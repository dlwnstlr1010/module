==> flow/design.v <==
module four_bit_shift_register (
    input clk, areset, ena, load,
    input [3:0] data,
    output reg [3:0] q);
    always @(posedge clk or posedge areset) begin
        if (areset) begin
            q <= 0;
        end
        else if(load) begin
            q <= data;
        end
        else if(ena) begin
            q <= {1'b0, q[3:1]};
        end
    end
endmodule
module rotator (
    input clk, load,
    input [1:0] ena,
    input [99:0] data,
    output reg [99:0] q);
    always @(posedge clk) begin
        if (load) begin
            q <= data;
        end
        else begin
            case (ena)
            2'b01 : q <= {q[0], q[99:1]}; 
            2'b10 : q <= {q[98:0], q[99]}; 
            default : q <= q;
            endcase
        end
    end 
endmodule
* Step by step through the tools: rotator
The steps from the RTL of rotator to its reports follow in flow order. Lines are those of the file above, counted from 1. Operators carry their Yosys type and port widths (W data, S select, Z words). Not given: n/a
Inputs: top module rotator, clock port clk, cell library sky130hd, timing corner tt_025C_1v80

* Elaborated design
Source: Yosys, flattened and elaborated, memories not mapped. Widths are those after wreduce. Registers that Yosys merges into a memory's read port (data or address) are not register bits. Print and check cells do not count. Equal cells are merged and count once.
Word-level totals: input port bits 104, output and inout port bits 100, register bits 100, elaborated cells 6
Operators by class: multiplexer cells 2, reductions and logical operators 1, equality and inequality tests 2
Operator list (number):
- $pmux W100 S2 | 1
- $mux W100 | 1
- $reduce_bool A3 Y1 | 1
- $eq A2 B1 Y1 const B | 1
- $eq A2 B2 Y1 const B | 1

* Logic depth
Yosys ltp: most cells in a row. Word level: on the elaborated netlist, between registers, memories and ports. Mapped: between sequential cells and ports; inverters and the memories' decode and read muxes count.
Logic depth: word-level depth 3, ABC_AREA 0, depth in mapped cells 4, gate-level depth less buffers 2

* After synthesis
Yosys stat after the flow's synthesis: flattened, memories mapped to cells. It holds for the ABC_AREA given above (unset counts as 0); a run with the other value may have another netlist. Totals and module areas in this step are rounded.
Cell types:
- sky130_fd_sc_hd__edfxtp_1 | number 100, total area 3002.88 µm²
- sky130_fd_sc_hd__a221o_1 | number 100, total area 1000.96 µm²
- sky130_fd_sc_hd__nor4bb_1 | number 93, total area 930.893 µm²
- sky130_fd_sc_hd__nor2b_1 | number 95, total area 594.32 µm²
- sky130_fd_sc_hd__buf_2 | number 39, total area 195.187 µm²
- sky130_fd_sc_hd__buf_6 | number 14, total area 157.651 µm²
- sky130_fd_sc_hd__and4bb_1 | number 5, total area 62.56 µm²
- sky130_fd_sc_hd__clkbuf_4 | number 8, total area 60.058 µm²
- sky130_fd_sc_hd__and2b_1 | number 5, total area 37.536 µm²
- sky130_fd_sc_hd__and4bb_2 | number 2, total area 25.024 µm²
- sky130_fd_sc_hd__buf_4 | number 3, total area 22.522 µm²
- sky130_fd_sc_hd__nand2b_1 | number 2, total area 12.512 µm²
- sky130_fd_sc_hd__clkbuf_1 | number 2, total area 7.507 µm²
- sky130_fd_sc_hd__nand3b_1 | number 1, total area 7.507 µm²
Synthesis totals: chip area (Yosys) 0.00612 mm², mapped flip-flops 100, sequential area 0.003 mm², buffer cells 66, mapped cells 469

* Worst setup path after synthesis
OpenSTA on the mapped netlist: ideal clock, no wires. The path of least setup slack (recovery checks aside). Input and output delay are each 20% of the period. Register names are those of the netlist, which keeps one name where synthesis merged equal registers.
Path post-synthesis: path type input-to-reg, from input load, to register q[0], slack 1825 ps, launch time at the first pin 1416 ps, data required time 5910 ps, setup time 1170 ps, driving pins on the path 4, external input delay 1416 ps, arrival 4085 ps, clock period 7080 ps, delay of the path 3839 ps, buffers on the path 3, synthesis period reached 5255 ps
"delay of the path" is the arrival time less input delay plus setup time. "driving pins on the path" counts driving pins, that of a launching flip-flop among them; a cell with two outputs on the path counts twice. "synthesis period reached" = period - worst setup slack (recovery checks aside). The figure is calculated, with input and output delays left at 20% of the set period. Between the ends stands the longest chain of elaborated cells between them, by number of cells; it is not shown to be the way that was timed. Of several equally long chains one is given. A line is the first line of the expression or statement that the cell stems from. Yosys adds cells for indexed reads and writes and turns some case tables into memories. At most two assigning lines are given for a register; there are more. The path ends at the enable pin of a flip-flop; only ways to that pin are counted.
On the way, post-synthesis: cells stage by stage sky130_fd_sc_hd__buf_6 > sky130_fd_sc_hd__buf_6 > sky130_fd_sc_hd__buf_6 > sky130_fd_sc_hd__nand3b_1, length of the longest elaborated chain 1, elaborated cells on any way between the ends 1, source lines of those cells 0, classes of those cells reduce/logical (1)
RTL lines, path post-synthesis:
- start: declaration | line 18 | input clk, load,
- $reduce_bool A3 Y1
- end: assignment | line 24 | q <= data;
- end: assignment | line 28 | 2'b01 : q <= {q[0], q[99:1]};
- end: declaration | line 21 | output reg [99:0] q);

* Path in the finished layout
From the final timing report of flow run 1: the path of least setup slack in the routed layout; clock arrival at registers is part of the times. The report prints the path's times to 10 ps; the period is as set.
Path post-layout: path type input-to-reg, from input ena[1], to register q[1], clock period 9070 ps, external input delay 1810 ps, launch time at the first pin 1810 ps, data required time 9060 ps, slack 4930 ps, setup time 370 ps, driving pins on the path 4, arrival 4120 ps, buffers on the path 2
Between the ends stands the longest chain of elaborated cells between them, by number of cells; it is not shown to be the way that was timed. Of several equally long chains one is given. At most two assigning lines are given for a register; there are more. The path ends at the enable pin of a flip-flop; only ways to that pin are counted.
On the way, post-layout: cells stage by stage sky130_fd_sc_hd__buf_4 > sky130_fd_sc_hd__nand2b_4 > sky130_fd_sc_hd__nand3b_1 > sky130_fd_sc_hd__buf_4, length of the longest elaborated chain 2, elaborated cells on any way between the ends 3, source lines of those cells 1, classes of those cells eq/ne (2); reduce/logical (1)
RTL lines, path post-layout:
- start: declaration | line 19 | input [1:0] ena,
- $eq A2 B2 Y1 | line 27 | case (ena)
- $reduce_bool A3 Y1
- end: assignment | line 28 | 2'b01 : q <= {q[0], q[99:1]};
- end: assignment | line 29 | 2'b10 : q <= {q[98:0], q[99]};
- end: declaration | line 21 | output reg [99:0] q);

Subject: rotator on sky130hd, stored results

Hello all,

Measured data: module rotator, platform sky130hd, 2 stored runs of the flow under differing settings, order arbitrary. Input and output delays are each 20% of the period that was set; the output load is 0.01 pF.
By "achieved clock period" is meant the clock period of the run minus its worst setup slack. This is arithmetic on one report: input and output delays are still those of the set period (20% each).
By "worst setup path time" is meant the share of the clock period that the worst setup path is allowed (20% is reserved at inputs, 20% at outputs), minus its slack. Clock arrival times at its registers enter into it.
By "power" is meant OpenSTA's value without simulated activity: inputs other than the clock are taken to toggle once in ten clock periods, and the tool carries that through the logic.
"worst setup path time" is given in steps of 10 ps.
Values from the reports are rounded here.
[flow run 1] settings: period_ns=9.07, CORE_UTILIZATION=15, SETUP_SLACK_MARGIN=2.2, CELL_PAD_IN_SITES_GLOBAL_PLACEMENT=0, GPL_ROUTABILITY_DRIVEN=0, CTS_CLUSTER_DIAMETER=385, MIN_ROUTING_LAYER=met2, CAP_MARGIN=20, CORE_MARGIN=2, SLEW_MARGIN=20
[flow run 1] result: chip area after synthesis (Yosys) 0.00612 mm², die area 0.0424 mm², standard-cell area of the final layout 0.00866 mm², utilization 0.217, worst setup slack after layout 4930 ps, total negative slack 0 ps, worst hold slack 719 ps, power 1360 uW, achieved clock period 4139 ps, worst setup path time 2330 ps, worst setup path kind input-to-reg
[flow run 2] settings: period_ns=6.43, CORE_UTILIZATION=18, PLACE_DENSITY_LB_ADDON=0.07, CORE_MARGIN=8, CELL_PAD_IN_SITES_GLOBAL_PLACEMENT=0, CTS_CLUSTER_SIZE=42, CAP_MARGIN=35, MIN_ROUTING_LAYER=met2, MAX_ROUTING_LAYER=met5, SLEW_MARGIN=20
[flow run 2] result: chip area after synthesis (Yosys) 0.00612 mm², die area 0.0401 mm², standard-cell area of the final layout 0.00874 mm², utilization 0.261, worst setup slack after layout 3350 ps, total negative slack 0 ps, worst hold slack 731 ps, power 2040 uW, achieved clock period 3078 ps, worst setup path time 1790 ps, worst setup path kind input-to-reg

Thanks
